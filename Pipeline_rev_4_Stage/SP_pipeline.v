==> flow/design.v <==
module SP_pipeline(
	clk,
	rst_n,
	in_valid,
	inst,
	mem_dout,
	out_valid,
	inst_addr,
	mem_wen,
	mem_addr,
	mem_din
);
input                    clk, rst_n, in_valid;
input             [31:0] inst;
input  signed     [31:0] mem_dout;    
output reg               out_valid;   
output reg        [31:0] inst_addr;   
output reg               mem_wen;     
output reg        [11:0] mem_addr;    
output reg signed [31:0] mem_din;     
reg	signed [31:0] r [0:31];    
reg signed [31:0] jalpc;       
integer i;                     
reg [31:0] IF_ID_immediate;
reg [5:0]  IF_ID_opcode, IF_ID_funct;
reg [4:0]  IF_ID_rs, IF_ID_rt, IF_ID_rd, IF_ID_shamt;
reg        IF_ID_in_valid;
reg signed [31:0] ID_EX_alu_out;
reg [31:0] ID_EX_immediate;
reg [5:0]  ID_EX_opcode, ID_EX_funct;
reg [4:0]  ID_EX_rs, ID_EX_rt, ID_EX_rd, ID_EX_shamt;
reg        ID_EX_reg_wen, ID_EX_mem_wen, ID_EX_in_valid;
reg signed [31:0] EX_MEM_alu_out;
reg [5:0]  EX_MEM_opcode;
reg [4:0]  EX_MEM_rt_rd;
reg        EX_MEM_reg_wen, EX_MEM_mem_wen, EX_MEM_in_valid;
reg signed [31:0] MEM_WB_alu_out;
reg [5:0]  MEM_WB_opcode;
reg [4:0]  MEM_WB_rt_rd;
reg        MEM_WB_reg_wen, MEM_WB_in_valid;
always @(posedge clk or negedge rst_n) begin
    if (!rst_n) begin
        out_valid <= 0;
        inst_addr <= 0;
        mem_wen <= 1;     
		mem_addr <= 0;
		mem_din <= 0;
		IF_ID_in_valid <= 0;
		IF_ID_opcode <= 0;
		IF_ID_rs <= 0;
		IF_ID_rt <= 0;
		IF_ID_rd <= 0;
		IF_ID_shamt <= 0;
		IF_ID_funct <= 0;
		IF_ID_immediate <= 0;
        for (i = 0; i < 32; i = i + 1) begin
            r[i] <= 0;
        end
    end else if (in_valid) begin
		IF_ID_in_valid <= 1;              
        IF_ID_opcode <= inst[31:26];
        IF_ID_rs <= inst[25:21];
        IF_ID_rt <= inst[20:16];
        IF_ID_rd <= inst[15:11];
		IF_ID_shamt <= inst[10:6];
        IF_ID_funct <= inst[5:0];
		IF_ID_immediate <= inst[15:0];
        case (inst[31:26])
            6'b000000: if (inst[5:0] == 6'b000111) inst_addr <= r[inst[25:21]];                                           
            6'b000111: begin
				if (r[inst[25:21]] == r[inst[20:16]]) inst_addr <= inst_addr + 4 + {{14{inst[15]}}, inst[15:0], 2'b00};   
				else inst_addr <= inst_addr + 4;
			end
			6'b001000: begin
				if (r[inst[25:21]] != r[inst[20:16]]) inst_addr <= inst_addr + 4 + {{14{inst[15]}}, inst[15:0], 2'b00};   
				else inst_addr <= inst_addr + 4;
			end
			6'b001010: inst_addr <= {inst_addr[31:28], inst[25:0] << 2};                                                  
            6'b001011: begin                                                                                              
                jalpc <= inst_addr + 4;
                inst_addr <= {inst_addr[31:28], inst[25:0] << 2};
            end
            default: ;
        endcase
        if (inst[31:26] != 6'b000111 && inst[31:26] != 6'b001000 && inst[31:26] != 6'b001010 && inst[31:26] != 6'b001011 && !(inst[31:26] == 6'b000000 && inst[5:0] == 6'b000111)) begin
			inst_addr <= inst_addr + 4;
		end
	end else begin
		IF_ID_in_valid <= 0;
	end
end
always @(posedge clk or negedge rst_n) begin
    if (!rst_n) begin
        ID_EX_opcode <= 0;
        ID_EX_rs <= 0;
        ID_EX_rt <= 0;
        ID_EX_rd <= 0;
        ID_EX_shamt <= 0;
        ID_EX_funct <= 0;
        ID_EX_immediate <= 0;
        ID_EX_reg_wen <= 1;     
        ID_EX_mem_wen <= 1;     
		ID_EX_in_valid <= 0;
    end else if (IF_ID_in_valid) begin
		ID_EX_in_valid <= 1;              
        ID_EX_opcode <= IF_ID_opcode;        
        ID_EX_rs <= IF_ID_rs;            
        ID_EX_rt <= IF_ID_rt;                 
        ID_EX_rd <= IF_ID_rd;                  
        ID_EX_shamt <= IF_ID_shamt;          
        ID_EX_funct <= IF_ID_funct;       
        ID_EX_immediate <= IF_ID_immediate;  
        if ((IF_ID_opcode == 6'b000000 && IF_ID_funct == 6'b000111) || IF_ID_opcode == 6'b000111 || IF_ID_opcode == 6'b001000 || IF_ID_opcode == 6'b001010 || IF_ID_opcode == 6'b001011) begin
            ID_EX_reg_wen <= 1;     
            ID_EX_mem_wen <= 1;     
        end else if (IF_ID_opcode == 6'b000101) begin   
            ID_EX_reg_wen <= 0;     
            ID_EX_mem_wen <= 1;     
        end else if (IF_ID_opcode == 6'b000110) begin   
            ID_EX_reg_wen <= 1;     
            ID_EX_mem_wen <= 0;     
        end else begin
            ID_EX_reg_wen <= 0;     
            ID_EX_mem_wen <= 1;     
        end
		if (IF_ID_opcode == 6'b000101) begin
			ID_EX_alu_out <= r[IF_ID_rs] + {{16{IF_ID_immediate[15]}}, IF_ID_immediate[15:0]};          
			mem_wen <= 1;
			mem_addr <= r[IF_ID_rs] + {{16{IF_ID_immediate[15]}}, IF_ID_immediate[15:0]};
		end else if (IF_ID_opcode == 6'b000110) begin
			ID_EX_alu_out <= r[IF_ID_rs] + {{16{IF_ID_immediate[15]}}, IF_ID_immediate[15:0]};          
			mem_wen <= 0;
			mem_addr <= r[IF_ID_rs] + {{16{IF_ID_immediate[15]}}, IF_ID_immediate[15:0]};
			mem_din <= r[IF_ID_rt];
        end
	end else begin
		ID_EX_in_valid <= 0;
	end
end
always @(posedge clk or negedge rst_n) begin
    if (!rst_n) begin
        EX_MEM_alu_out <= 0;
        EX_MEM_rt_rd <= 0;
        EX_MEM_mem_wen <= 1;    
        EX_MEM_reg_wen <= 1;    
        EX_MEM_opcode <= 0;
		EX_MEM_in_valid <= 0;
    end else if (ID_EX_in_valid) begin
		EX_MEM_in_valid <= 1;               
        EX_MEM_mem_wen <= ID_EX_mem_wen;
        EX_MEM_reg_wen <= ID_EX_reg_wen;
        EX_MEM_opcode <= ID_EX_opcode;
		EX_MEM_alu_out <= ID_EX_alu_out;
        case (ID_EX_opcode)
            6'b000000: begin
                case (ID_EX_funct)
					6'b000000: EX_MEM_alu_out <= r[ID_EX_rs] & r[ID_EX_rt];          
					6'b000001: EX_MEM_alu_out <= r[ID_EX_rs] | r[ID_EX_rt];          
                    6'b000010: EX_MEM_alu_out <= r[ID_EX_rs] + r[ID_EX_rt];          
                    6'b000011: EX_MEM_alu_out <= r[ID_EX_rs] - r[ID_EX_rt];          
                    6'b000100: EX_MEM_alu_out <= (r[ID_EX_rs] < r[ID_EX_rt])? 1:0;   
					6'b000101: EX_MEM_alu_out <= r[ID_EX_rs] << ID_EX_shamt;         
					6'b000110: EX_MEM_alu_out <= ~(r[ID_EX_rs] | r[ID_EX_rt]);       
					default: ;
                endcase
				EX_MEM_rt_rd <= ID_EX_rd;   
            end
			6'b000001: EX_MEM_alu_out <= r[ID_EX_rs] & {16'b0, ID_EX_immediate[15:0]};                       
			6'b000010: EX_MEM_alu_out <= r[ID_EX_rs] | {16'b0, ID_EX_immediate[15:0]};                       
			6'b000011: EX_MEM_alu_out <= r[ID_EX_rs] + {{16{ID_EX_immediate[15]}}, ID_EX_immediate[15:0]};   
			6'b000100: EX_MEM_alu_out <= r[ID_EX_rs] - {{16{ID_EX_immediate[15]}}, ID_EX_immediate[15:0]};   
			6'b001001: EX_MEM_alu_out <= ID_EX_immediate << 16;                                              
        endcase
		if (ID_EX_opcode != 6'b000000) EX_MEM_rt_rd <= ID_EX_rt;
    end else begin
		EX_MEM_in_valid <= 0;
	end
end
always @(posedge clk or negedge rst_n) begin
    if (!rst_n) begin
        MEM_WB_alu_out <= 0;
		MEM_WB_rt_rd <= 0;
		MEM_WB_reg_wen <= 1;   
		MEM_WB_opcode <= 0;
    end else if (EX_MEM_in_valid) begin
		out_valid <= 1;
		if (EX_MEM_reg_wen == 0) begin
			if (EX_MEM_opcode == 6'b000101) r[EX_MEM_rt_rd] <= mem_dout;
			else r[EX_MEM_rt_rd] <= EX_MEM_alu_out;
		end
		if (EX_MEM_opcode == 6'b001011) r[31] <= jalpc;
    end else begin
		out_valid <= 0;
	end
end
endmodule
; From RTL to reports: SP_pipeline
; What the tools print for SP_pipeline, step after step.
; Line numbers count from 1 in the design file above.
; The mark - stands for no value.
[inputs]
top = SP_pipeline
clock = clk
library = sky130hd
corner = tt_025C_1v80

; Elaborated design
; Counts by Yosys on the flattened word-level netlist (proc, flatten, opt, wreduce). Print and check cells are left out. Cells with the same type and inputs are merged into one.
[word_totals]
output_inout_bits = 78
word_cells = 106
register_bits = 32
in_bits = 67
[op_classes]
addsub = 2
equal = 74
n_reduce_logical = 14
n_mux = 15
[op_table]
columns = operator, count
row1 = 32-bit 2-to-1 mux, 14
row2 = 5-bit equality test with constant B, 32
row3 = 32-bit case mux with 4-bit select, 1
row4 = 5-bit by 4-bit equality test with 1-bit output with constant B, 16
row5 = 32-bit OR reduction, 2
row6 = 5-bit by 3-bit equality test with 1-bit output with constant B, 8
row7 = 32-bit by 3-bit adder with 32-bit output with constant B, 1
row8 = 32-bit adder, 1
row9 = 32-bit equality test, 1
row10 = 32-bit inequality test, 1
row11 = 5-bit by 2-bit equality test with 1-bit output with constant B, 4
row12 = 6-bit by 4-bit equality test with 1-bit output with constant B, 3
row13 = 6-bit by 4-bit inequality test with 1-bit output with constant B, 3
row14 = 6-bit by 3-bit equality test with 1-bit output with constant B, 2
row15 = 5-bit by 1-bit equality test with 1-bit output with constant B, 2
row16 = 5-bit zero test, 2
row17 = 6-bit by 3-bit inequality test with 1-bit output with constant B, 1
row18 = 6-bit zero test, 1
row19 = 1-bit logical AND, 5
row20 = 5-bit nonzero test, 1
row21 = 3-bit inequality test with constant B, 1
row22 = 3-bit AND reduction, 1
row23 = 2-bit OR reduction, 1
row24 = 1-bit zero test, 1

; Depth
; Depth = most cells in a row (Yosys ltp): at word level without a register or memory, in the mapped netlist without a sequential cell, where the memories' decode and read muxes count.
[depth]
ltp_word = 9
abc_area = 0
ltp_mapped = 16
ltp_nobuf = 14

; Mapped cells and area
; Source: synth_stat.txt of the flow (Yosys; design flattened, memories mapped). It holds for the ABC_AREA given above (unset counts as 0); a run with the other value may have another netlist.
[mapped]
buffers = 74
seqArea_um2 = 750.7
synth_area_um2 = 4347.9
ff_cells = 30
cells = 563
[types]
columns = cell_type, count, type_area_um2
row1 = sky130_fd_sc_hd__dfrtp_1, 30, 750.72
row2 = sky130_fd_sc_hd__ha_1, 35, 437.92
row3 = sky130_fd_sc_hd__buf_4, 49, 367.853
row4 = sky130_fd_sc_hd__xnor2_1, 37, 324.061
row5 = sky130_fd_sc_hd__a21oi_1, 46, 230.221
row6 = sky130_fd_sc_hd__nor2_1, 48, 180.173
row7 = sky130_fd_sc_hd__nand2_1, 46, 172.666
row8 = sky130_fd_sc_hd__o21ai_0, 24, 120.115
row9 = sky130_fd_sc_hd__xor2_1, 12, 105.101
row10 = sky130_fd_sc_hd__a21o_1, 13, 97.594
row11 = sky130_fd_sc_hd__a222oi_1, 9, 90.086
row12 = sky130_fd_sc_hd__a221oi_1, 10, 87.584
row13 = sky130_fd_sc_hd__nand4_1, 14, 87.584
row14 = sky130_fd_sc_hd__nand3_1, 17, 85.082
row15 = sky130_fd_sc_hd__and3_1, 13, 81.328
row16 = sky130_fd_sc_hd__inv_1, 18, 67.565
row17 = sky130_fd_sc_hd__a211oi_1, 8, 60.058
row18 = sky130_fd_sc_hd__buf_6, 5, 56.304
; Not listed: further types 53, cells in them 129.

; Path before layout
; OpenSTA on the mapped netlist: ideal clock, no wires. The path of least setup slack (recovery checks aside). Input and output delay are each 20% of the period. Register names are those of the netlist, which keeps one name where synthesis merged equal registers.
[synth_timing]
kind = reg-to-reg
startpoint = register inst_addr[4]
endpoint = register inst_addr[30]
path_slack_ps = -24
period_ps = 3280
delay_ps = 3304
n_path_buf = 3
launch_ps = 0
setup_ps = 142
arrival_time_ps = 3162
driving_pins = 17
required_time_ps = 3138
period_less_setup_slack_ps = 3304
; "delay_ps" is the arrival time less input delay plus setup time.
; "driving_pins" counts driving pins, that of a launching flip-flop among them; a cell with two outputs on the path counts twice.
; "period_less_setup_slack_ps" = period - worst setup slack (recovery checks aside). The figure is calculated, with input and output delays left at 20% of the set period.
; The rows between start and end are the longest chain of elaborated cells between them; the timing report does not say that the signal goes this way. Where chains are equally long, one stands for them.
; Each line given opens the expression or statement behind the cell; cells for indexed reads and writes are added by Yosys, which also makes memories of some case tables.
; A register here has more assigning lines than the two given.
[synth_via]
path_cell_list = sky130_fd_sc_hd__dfrtp_1 > sky130_fd_sc_hd__buf_4 > sky130_fd_sc_hd__nand4_2 > sky130_fd_sc_hd__nor3_4 > sky130_fd_sc_hd__nand2_2 > sky130_fd_sc_hd__or2_1 > sky130_fd_sc_hd__buf_6 > sky130_fd_sc_hd__xnor2_1 > sky130_fd_sc_hd__ha_1 > sky130_fd_sc_hd__buf_6 > sky130_fd_sc_hd__a21o_1 > sky130_fd_sc_hd__a211oi_1 > sky130_fd_sc_hd__o2111ai_1 > sky130_fd_sc_hd__a31oi_1 > sky130_fd_sc_hd__o21ai_0 > sky130_fd_sc_hd__xnor2_1 > sky130_fd_sc_hd__o221ai_1
elab_chain_len = 5
cone_cells = 6
cone_classes = add/sub: 2; mux: 4
[synth_rtl]
columns = item, line
row1 = start: declaration, 17  ; output reg        [31:0] inst_addr;
row2 = start: assignment, 69  ; 6'b000000: if (inst[5:0] == 6'b000111) inst_addr <= r[inst[25:21]];
row3 = start: assignment, 71  ; if (r[inst[25:21]] == r[inst[20:16]]) inst_addr <= inst_addr + 4 + {{14{inst[15]}}, inst[15:0], 2'b00};
row4 = 32-bit by 3-bit adder with 32-bit output, 75  ; if (r[inst[25:21]] != r[inst[20:16]]) inst_addr <= inst_addr + 4 + {{14{inst[15]}}, inst[15:0], 2'b00};
row5 = 32-bit adder, 75
row6 = 32-bit 2-to-1 mux, 75
row7 = 32-bit case mux with 4-bit select, 68  ; case (inst[31:26])
row8 = 32-bit 2-to-1 mux, 85  ; if (inst[31:26] != 6'b000111 && inst[31:26] != 6'b001000 && inst[31:26] != 6'b001010 && inst[31:26] != 6'b0010 ...
row9 = end: assignment, 81  ; inst_addr <= {inst_addr[31:28], inst[25:0] << 2};
row10 = end: assignment, 86  ; inst_addr <= inst_addr + 4;
row11 = end: declaration, 17

; Worst path after layout
; From the final timing report of stored run 2: the path of least setup slack in the routed layout; clock arrival at registers is part of the times.
; The report prints the path's times to 10 ps; the period is as set.
[layout_timing]
kind = reg-to-reg
startpoint = register inst_addr[4]
endpoint = register inst_addr[28]
n_path_buf = 1
period_ps = 3440
required_time_ps = 3680
driving_pins = 15
launch_ps = 300
path_slack_ps = -60
setup_ps = 70
arrival_time_ps = 3730
; The rows between start and end are the longest chain of elaborated cells between them; the timing report does not say that the signal goes this way. Where chains are equally long, one stands for them.
; A register here has more assigning lines than the two given.
[layout_via]
path_cell_list = sky130_fd_sc_hd__dfrtp_1 > sky130_fd_sc_hd__buf_4 > sky130_fd_sc_hd__nand3_1 > sky130_fd_sc_hd__nor2_1 > sky130_fd_sc_hd__nand3_1 > sky130_fd_sc_hd__xnor2_1 > sky130_fd_sc_hd__ha_1 > sky130_fd_sc_hd__a2111oi_0 > sky130_fd_sc_hd__a211oi_1 > sky130_fd_sc_hd__o21a_1 > sky130_fd_sc_hd__o2111ai_1 > sky130_fd_sc_hd__nand2_1 > sky130_fd_sc_hd__a21oi_1 > sky130_fd_sc_hd__mux2_2 > sky130_fd_sc_hd__o22ai_1
elab_chain_len = 5
cone_cells = 6
cone_classes = add/sub: 2; mux: 4
[layout_rtl]
columns = item, line
row1 = start: declaration, 17  ; output reg        [31:0] inst_addr;
row2 = start: assignment, 69  ; 6'b000000: if (inst[5:0] == 6'b000111) inst_addr <= r[inst[25:21]];
row3 = start: assignment, 71  ; if (r[inst[25:21]] == r[inst[20:16]]) inst_addr <= inst_addr + 4 + {{14{inst[15]}}, inst[15:0], 2'b00};
row4 = 32-bit by 3-bit adder with 32-bit output, 75  ; if (r[inst[25:21]] != r[inst[20:16]]) inst_addr <= inst_addr + 4 + {{14{inst[15]}}, inst[15:0], 2'b00};
row5 = 32-bit adder, 75
row6 = 32-bit 2-to-1 mux, 75
row7 = 32-bit case mux with 4-bit select, 68  ; case (inst[31:26])
row8 = 32-bit 2-to-1 mux, 85  ; if (inst[31:26] != 6'b000111 && inst[31:26] != 6'b001000 && inst[31:26] != 6'b001010 && inst[31:26] != 6'b0010 ...
row9 = end: assignment, 81  ; inst_addr <= {inst_addr[31:28], inst[25:0] << 2};
row10 = end: assignment, 86  ; inst_addr <= inst_addr + 4;
row11 = end: declaration, 17

==> runs of SP_pipeline <==
Stored flow runs of SP_pipeline (2 of them; Yosys, OpenROAD, sky130hd). They differ in their settings and are not a sequence. Constraints: input delay and output delay 20% of the set period each, output load 0.01 pF.
"achieved_clock_period_ps" = clock period - worst setup slack. The figure is calculated, with input and output delays left at 20% of the set period.
"timing.worst_path_ps" = time allowed to the worst setup path (clock period - input delay - output delay, where it has them) - its slack; a late launch clock adds to it, a late capture clock takes from it.
"design_power_uw" is the tool's figure for a default switching activity; nothing was simulated.
"timing.worst_path_ps" is known to 10 ps.

# stored run 1
==> flow/run.sh <==
#!/bin/bash
# the make line also repeats the synthesis and layout settings of config.mk as NAME=value (left out here)
make -C /OpenROAD-flow-scripts/flow DESIGN_CONFIG=/design/flow/config.mk WORK_HOME=/design/flow/orfs CLKGATE_MAP_FILE= finish
==> flow/config.mk <==
export PLATFORM = sky130hd
export DESIGN_NAME = SP_pipeline
export DESIGN_NICKNAME = SP_pipeline
export VERILOG_FILES = /design/flow/design.v
export SDC_FILE = /design/flow/constraint.sdc
export NUM_CORES = 4
export LEC_CHECK = 0
export CAP_MARGIN = 20
export CELL_PAD_IN_SITES_GLOBAL_PLACEMENT = 2
export CORE_MARGIN = 9
export CORE_UTILIZATION = 56
export CTS_CLUSTER_SIZE = 100
export MIN_ROUTING_LAYER = met2
export PLACE_DENSITY_LB_ADDON = 0.07
export SETUP_SLACK_MARGIN = 0.77
export SLEW_MARGIN = 20
export TNS_END_PERCENT = 90
==> flow/constraint.sdc <==
create_clock -name core_clock -period 4.21 [get_ports {clk}]
set_input_delay 0.8420 -clock core_clock [delete_from_list [all_inputs] [get_ports {clk}]]
set_output_delay 0.8420 -clock core_clock [all_outputs]
set_load 0.01 [all_outputs]

==> stored run 1: results <==
outcome="stopped before the end: placement reported FLW-0024"

# stored run 2
==> flow/run.sh <==
#!/bin/bash
# the make line also repeats the synthesis and layout settings of config.mk as NAME=value (left out here)
make -C /OpenROAD-flow-scripts/flow DESIGN_CONFIG=/design/flow/config.mk WORK_HOME=/design/flow/orfs CLKGATE_MAP_FILE= finish
==> flow/config.mk <==
export PLATFORM = sky130hd
export DESIGN_NAME = SP_pipeline
export DESIGN_NICKNAME = SP_pipeline
export VERILOG_FILES = /design/flow/design.v
export SDC_FILE = /design/flow/constraint.sdc
export NUM_CORES = 4
export LEC_CHECK = 0
export CAP_MARGIN = 20
export CORE_MARGIN = 2
export CORE_UTILIZATION = 40
export SETUP_SLACK_MARGIN = -0.33
export SLEW_MARGIN = 20
==> flow/constraint.sdc <==
create_clock -name core_clock -period 3.44 [get_ports {clk}]
set_input_delay 0.6880 -clock core_clock [delete_from_list [all_inputs] [get_ports {clk}]]
set_output_delay 0.6880 -clock core_clock [all_outputs]
set_load 0.01 [all_outputs]

==> stored run 2: results <==
synth_area_um2=4347.9
total_die_area_um2=11720.2
layout_stdcell_area_um2=5594.1
final_util_frac=0.521
ws_setup_ps=-57
fin_tns_ps=-79
final_hold_ws_ps=581
design_power_uw=3391
achieved_clock_period_ps=3497
timing.worst_path_ps=3500
worst_setup_path_type="reg-to-reg"
